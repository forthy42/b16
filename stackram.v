==> flow/design.v <==
module stackram(data, wren, wraddress, rdaddress, clock, q);
   input [15:0] data;
   input 	wren;
   input [2:0] 	wraddress;
   input [2:0] 	rdaddress;
   input 	clock;
   output [15:0] q;
   reg [15:0] 	 ram[0:7];
   reg [15:0] 	 q;
   always @(posedge clock)
     begin
	if(wren) ram[wraddress] <= data;
	q <= ram[rdaddress];
     end
endmodule  
## Tool chain data of stackram

What the tools print for stackram, step after step.
Line numbers count from 1 in the design file above.
Cell names lack the library's common part.
Not given: --

- Top: stackram
- Clock input: clock
- Cell library: sky130hd
- Timing corner: tt_025C_1v80

## Word level

Counts by Yosys on the flattened word-level netlist (proc, flatten, opt, wreduce; memories kept). Register bits leave out memories and registers merged into their read ports (data or address); mux counts leave out enables and synchronous resets folded into registers. Print and check cells are left out. Cells with the same type and inputs are merged into one.
Memory sizes are those after Yosys's memory passes, which may raise the word count (mostly to a power of two), join words into wider ones and drop unused or constant bits.

- Mux-type cells: 3

Operators by type and width:

| cell | count |
|---|---|
| two-way mux 16 bit | 1 |
| two-way mux 3 bit | 1 |
| two-way mux 1 bit | 1 |

- Bits in writable memories: 128
- Bits in registers: 0
- Word-level cells: 4
- Memories kept: 1
- Output and inout bits: 16
- Input bits: 24
- Word width x clocked read ports: 16

Memories:

| memory | depth | width | read ports | write ports | RTL line | text |
|---|---|---|---|---|---|---|
| ram | 8 | 16 | 1 | 1 | 8 | `reg [15:0] ram[0:7];` |

## Longest topological paths

Yosys ltp: most cells in a row. Word level: on the elaborated netlist, between registers, memories and ports. Mapped: between sequential cells and ports; inverters and the memories' decode and read muxes count.

- Depth in word-level cells: 1
- ABC_AREA: 0
- Depth in mapped cells: 4
- Gate-level depth less buffers: 2

## Mapped cells and area

The flow's flattened synthesis, as Yosys stat reports it; memories are mapped. The netlist is that of the ABC_AREA named above (0 if unset); the other value can give another one.

- Mapped cells: 214
- Mapped area: 5293.8 um2
- Sequential area: 4164.0 um2
- Buffers: 9
- Mapped flip-flops: 144

Cells by type:

| type | count | area in all (um2) |
|---|---|---|
| edfxtp_1 | 128 | 3.84E+03 |
| mux4_1 | 28 | 735.706 |
| dfxtp_1 | 16 | 320.307 |
| mux2_2 | 16 | 180.173 |
| mux4_2 | 4 | 90.086 |
| buf_6 | 4 | 45.043 |
| nor2_1 | 6 | 22.522 |
| nand2b_1 | 3 | 18.768 |
| buf_1 | 4 | 15.014 |
| nor3_1 | 2 | 10.01 |
| nand2_1 | 2 | 7.507 |
| clkbuf_2 | 1 | 5.005 |

## Path before layout

OpenSTA on the mapped netlist: ideal clock, no wires. The path of least setup slack (recovery checks aside). Input and output delay are each 20% of the period. Register names are those of the netlist, which keeps one name where synthesis merged equal registers.

- Kind: input-to-reg
- Start point: input port wraddress[2]
- End point: memory ram[0][0]
- Path buffers: 0
- Slack: 0.341 ns
- Input delay: 0.516 ns
- Arrival: 1.829 ns
- Required time: 2.171 ns
- Clock period: 2.58 ns
- Delay of the path: 1.722 ns
- Launch time at the first pin: 0.516 ns
- Library setup time: 0.409 ns
- Driving pins on the path: 2
- Synthesis period reached: 2.239 ns

"delay of the path" is the arrival time less input delay plus setup time.
"driving pins on the path": output pins that drive a net of the path, with the launching flip-flop's if there is one; two outputs of one cell count as two.
"synthesis period reached" = period - worst setup slack (recovery checks aside). The figure is calculated, with input and output delays left at 20% of the set period.
Between the ends stands the longest chain of elaborated cells between them, by number of cells; it is not shown to be the way that was timed. Of several equally long chains one is given.
Each line given opens the expression or statement behind the cell; cells for indexed reads and writes are added by Yosys, which also makes memories of some case tables.

- Cell sequence: nand2b_1 -> nor3_1
- Cells in the longest elaborated chain: 1
- Elaborated cells between the ends (all ways): 1
- Source lines of those cells: 1
- Those cells by class: mux: 1

Ends and longest elaborated chain, post-synthesis:

| item | RTL line | text |
|---|---|---|
| start: declaration | 4 | `input [2:0] wraddress;` |
| two-way mux 3 bit | 12 | `if(wren) ram[wraddress] <= data;` |
| end: declaration | 8 | `reg [15:0] ram[0:7];` |

## Timing after layout

From the final timing report of record 1: the path of least setup slack in the routed layout; clock arrival at registers is part of the times.

- Kind: reg-to-output
- Start point: register q[8]
- End point: output port q[8]
- Path buffers: 1
- Slack: 0.98 ns
- Launch time at the first pin: 0.52 ns
- Arrival: 1.44 ns
- Driving pins on the path: 2
- Required time: 2.42 ns
- External output delay: 0.61 ns
- Clock period: 3.03 ns

- Cell sequence: dfxtp_1 -> clkdlybuf4s50_1
- Cells in the longest elaborated chain: 0
- Elaborated cells between the ends (all ways): 0
- Source lines of those cells: 0

Ends and longest elaborated chain, after layout:

| item | RTL line | text |
|---|---|---|
| start: declaration | 7 | `output [15:0] q;` |
| end: declaration | 7 |  |

Ticket comment

stackram through Yosys and OpenROAD on sky130hd: 2 stored runs, unordered, with their settings and measured results. The constraints put input and output delay at 20% of the set period each and load the outputs with 0.01 pF.
"clock period achieved" = clock period - worst setup slack. The figure is calculated, with input and output delays left at 20% of the set period.
"time on the worst setup path": the worst setup path's part of the clock period (all of it between registers, 20% less for each end at a port) less its slack. A launch clock that arrives late makes it longer, a capture clock that arrives late makes it shorter.
"overall power" is the tool's figure for a default switching activity; nothing was simulated.

### Record 1

Settings: `period_ns=3.03`, `CORE_UTILIZATION=72`, `SETUP_SLACK_MARGIN=0.4`, `CTS_CLUSTER_SIZE=49`, `CTS_CLUSTER_DIAMETER=51`, `CAP_MARGIN=10`, `MAX_ROUTING_LAYER=met4`, `CORE_MARGIN=2`, `SLEW_MARGIN=20`

- Total negative slack: 0.000 ns
- Overall power: 4.451 mW
- Total die area: 8054.2 um2
- Standard-cell area after layout: 6388.6 um2
- Chip area in the Yosys report: 5293.8 um2
- Time on the worst setup path: 1.44 ns
- Type of the worst setup path: reg-to-output
- Smallest hold slack: 0.685 ns
- Post-route utilization: 0.89
- Clock period achieved: 2.047 ns
- Worst slack on setup checks: 0.983 ns

### Record 2

Settings: `period_ns=4.22`, `CORE_UTILIZATION=54`, `PLACE_DENSITY_LB_ADDON=0.06`, `HOLD_SLACK_MARGIN=-0.09`, `CORE_ASPECT_RATIO=1.62`, `CTS_CLUSTER_SIZE=40`, `SLEW_MARGIN=30`, `MAX_ROUTING_LAYER=met4`, `CAP_MARGIN=20`, `CORE_MARGIN=2`

- Total negative slack: 0.000 ns
- Overall power: 3.461 mW
- Total die area: 10634.3 um2
- Standard-cell area after layout: 6506.2 um2
- Chip area in the Yosys report: 5293.8 um2
- Time on the worst setup path: 1.52 ns
- Type of the worst setup path: input-to-reg
- Smallest hold slack: 0.679 ns
- Post-route utilization: 0.673
- Clock period achieved: 2.363 ns
- Worst slack on setup checks: 1.857 ns
